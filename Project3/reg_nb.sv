==> flow/design.v <==
module dff(
    input   D,
    input   clk_i,
    input   rst_ni,
    output reg Q
);
always @(posedge clk_i or negedge rst_ni) 
    begin
        if (!rst_ni)
            Q <= 1'b0; 
        else 
            Q <= D; 
    end 
endmodule 
module bitreg(
    input clk_i,
    input rst_ni,
    input logic i_in,
    input logic i_load,
    output logic o_out
);
always @(posedge clk_i or negedge rst_ni) 
    begin
        if (!rst_ni)
            o_out <= 0;
        else if (i_load)
            o_out <= i_in;
        else
            o_out <= o_out; 
    end 
endmodule
module reg_nb #(
    parameter D = 16
) (
    input clk_i,
    input rst_ni,
    input logic [D-1:0] i_in,
    input logic i_load,
    output logic [D-1:0] o_out
);
genvar i;
generate
    for(i = D-1; i >= 0; i = i - 1) begin : register
        bitreg bitr (
            .clk_i(clk_i),
            .rst_ni(rst_ni),
            .i_in(i_in[i]),
            .i_load(i_load),
            .o_out(o_out[i])
        );
    end
endgenerate
endmodule
[From RTL to reports: reg_nb]
What the tools print for reg_nb, step after step.
Line numbers count from 1 in the design file above.
Operators carry their Yosys type and port widths (W data, S select, Z words).
Cell names lack the library's common part.
A cell with -- has no value.
Set-up
  design top: reg_nb
  clock port: clk_i
  standard-cell library: sky130hd
  timing corner: tt_025C_1v80

[Word-level counts]
Yosys after proc, flatten, opt, wreduce and memory -nomap, before mapping. Enables and synchronous resets that opt folds into registers are not counted as muxes. Memory bits, and registers merged into a memory's read port (data or address), are not among the register bits. Print and check cells are not counted. Equal cells are merged and count once.
Bit counts
  elaborated cells: 16
  bits in registers: 16

[Longest topological paths]
Depth = most cells in a row (Yosys ltp): at word level without a register or memory, in the mapped netlist without a sequential cell, where the memories' decode and read muxes count.
Logic depth
  depth in word-level cells: 0
  ABC_AREA: 0
  mapped depth: 3
  depth with buffers taken out: 1

[Synthesis result]
Source: synth_stat.txt of the flow (Yosys; design flattened, memories mapped). It holds for the ABC_AREA given above (unset counts as 0); a run with the other value may have another netlist.
Synthesis totals
  area of sequential cells: 400.4 sq um
  synthesis area: 769.5 sq um
  mapped flip-flops: 16
  standard cells after synthesis: 50
Cells by type
  dfrtp_1: number 16, area in all 400.384 sq um
  mux2_4: number 10, area in all 150.144 sq um
  buf_4: number 16, area in all 120.115 sq um
  mux2_2: number 6, area in all 67.565 sq um
  buf_12: number 1, area in all 20.019 sq um
  buf_6: number 1, area in all 11.261 sq um
By module: a second synthesis without flattening, with its own total; a netlist apart from the flattened one above.
Second synthesis, totals
  cell total of the unflattened synthesis: 32
  area (unflattened synthesis): 640.6 sq um
Each row is one instance without its submodules.
Modules
  bitreg: area 40.0 sq um, instances 16, cells 2
  reg_nb: area 0.0 sq um, instances 1, cells 0

[Path before layout]
Path of least setup slack by OpenSTA after synthesis, without wires, with an ideal clock, recovery checks aside; 20% of the period is set as input and as output delay. Where synthesis merged equal registers, the netlist keeps one of their names.
Path post-synthesis
  path kind: in2reg
  from: in i_load
  to: reg register[0].bitr.o_out
  required time: 0.714 ns
  arrival time: 0.704 ns
  delay of the path: 0.661 ns
  period: 0.839 ns
  launch time at the first pin: 0.168 ns
  input delay: 0.168 ns
  driving pins on the path: 3
  setup slack: 0.010 ns
  synthesis period reached: 0.829 ns
"delay of the path" is the arrival time less input delay plus setup time.
"driving pins on the path": output pins that drive a net of the path, with the launching flip-flop's if there is one; two outputs of one cell count as two.
"synthesis period reached" is the clock period less the worst setup slack; recovery checks do not enter. This is arithmetic on one report: input and output delays are still those of the set period (20% each).
At most two assigning lines are given for a register; there are more.
Between the ends, post-synthesis
  path through: buf_6 > buf_12 > mux2_4
  length of the longest elaborated chain: 0
  elaborated cells on any way between the ends: 0
  source lines of those cells: 0
RTL lines, path post-synthesis
  start: declaration: line 38  | input logic i_load,
  end: assignment: line 27  | o_out <= i_in;
  end: assignment: line 29  | o_out <= o_out;
  end: declaration: line 20  | output logic o_out

[Path in the finished layout]
Path of least setup slack in the final report of record 2 (OpenROAD, finished layout, wires in). Where an end is a register, its clock arrival counts in the times.
Path post-layout
  path kind: reg2out
  from: reg register[10].bitr.o_out
  to: out o_out[10]
  arrival time: 0.82 ns
  launch time at the first pin: 0.27 ns
  period: 0.759 ns
  required time: 0.61 ns
  driving pins on the path: 2
  external output delay: 0.15 ns
  setup slack: -0.21 ns
At most two assigning lines are given for a register; there are more.
Between the ends, post-layout
  path through: dfrtp_1 > buf_2
  length of the longest elaborated chain: 0
  elaborated cells on any way between the ends: 0
  source lines of those cells: 0
RTL lines, path post-layout
  start: declaration: line 20  | output logic o_out
  start: assignment: line 27  | o_out <= i_in;
  start: assignment: line 29  | o_out <= o_out;
  end: declaration: line 39  | output logic [D-1:0] o_out

Memo
Re: implementation data of reg_nb

Below are 2 stored runs of the flow (Yosys, OpenROAD; platform sky130hd) on reg_nb, each with its settings and what was measured, unordered. Constraints: input delay and output delay 20% of the set period each, output load 0.01 pF.
"achieved clock period (ns)" means the clock period less the worst setup slack. The figure is calculated, with input and output delays left at 20% of the set period.
"worst setup path time (ns)" = time allowed to the worst setup path (clock period - input delay - output delay, where it has them) - its slack; a late launch clock adds to it, a late capture clock takes from it.
"finish__power__total" is the tool's figure for a default switching activity; nothing was simulated.

Flow files of record 1
==> flow/run.sh <==
#!/bin/bash
# the make line also repeats the synthesis and layout settings of config.mk as NAME=value (left out here)
make -C /OpenROAD-flow-scripts/flow DESIGN_CONFIG=/design/flow/config.mk WORK_HOME=/design/flow/orfs CLKGATE_MAP_FILE= finish
==> flow/config.mk <==
export PLATFORM = sky130hd
export DESIGN_NAME = reg_nb
export DESIGN_NICKNAME = reg_nb
export VERILOG_FILES = /design/flow/design.v
export SDC_FILE = /design/flow/constraint.sdc
export NUM_CORES = 4
export LEC_CHECK = 0
export ABC_AREA = 0
export CAP_MARGIN = 20
export CELL_PAD_IN_SITES_DETAIL_PLACEMENT = 1
export CORE_ASPECT_RATIO = 1.06
export CORE_MARGIN = 2
export CORE_UTILIZATION = 64
export GPL_ROUTABILITY_DRIVEN = 0
export MAX_ROUTING_LAYER = met5
export PLACE_DENSITY = 0.73
export SETUP_SLACK_MARGIN = -0.02
export SLEW_MARGIN = 20
==> flow/constraint.sdc <==
create_clock -name core_clock -period 1.11 [get_ports {clk_i}]
set_input_delay 0.2220 -clock core_clock [delete_from_list [all_inputs] [get_ports {clk_i}]]
set_output_delay 0.2220 -clock core_clock [all_outputs]
set_load 0.01 [all_outputs]

report of record 1: did not finish, place, DPL-0033

Flow files of record 2
==> flow/run.sh <==
#!/bin/bash
# the make line also repeats the synthesis and layout settings of config.mk as NAME=value (left out here)
make -C /OpenROAD-flow-scripts/flow DESIGN_CONFIG=/design/flow/config.mk WORK_HOME=/design/flow/orfs CLKGATE_MAP_FILE= finish
==> flow/config.mk <==
export PLATFORM = sky130hd
export DESIGN_NAME = reg_nb
export DESIGN_NICKNAME = reg_nb
export VERILOG_FILES = /design/flow/design.v
export SDC_FILE = /design/flow/constraint.sdc
export NUM_CORES = 4
export LEC_CHECK = 0
export ABC_AREA = 0
export CAP_MARGIN = 20
export CELL_PAD_IN_SITES_GLOBAL_PLACEMENT = 3
export CORE_ASPECT_RATIO = 1.11
export CORE_MARGIN = 2
export CORE_UTILIZATION = 38
export CTS_CLUSTER_DIAMETER = 51
export GPL_TIMING_DRIVEN = 1
export PLACE_DENSITY_LB_ADDON = 0.13
export SLEW_MARGIN = 40
==> flow/constraint.sdc <==
create_clock -name core_clock -period 0.759 [get_ports {clk_i}]
set_input_delay 0.1518 -clock core_clock [delete_from_list [all_inputs] [get_ports {clk_i}]]
set_output_delay 0.1518 -clock core_clock [all_outputs]
set_load 0.01 [all_outputs]

report of record 2
yosys chip area after synthesis (um^2): 769.5
finish__design__die__area: 2401.4
finish__design__instance__area__stdcell: 1072.3
finish__design__instance__utilization: 0.5480
finish__timing__setup__ws: -0.209
finish__timing__setup__tns: -3.984
finish__timing__hold__ws: 0.203
finish__power__total: 1.894e-03
achieved clock period (ns): 0.968
worst setup path time (ns): 0.82
worst setup path kind: reg2out
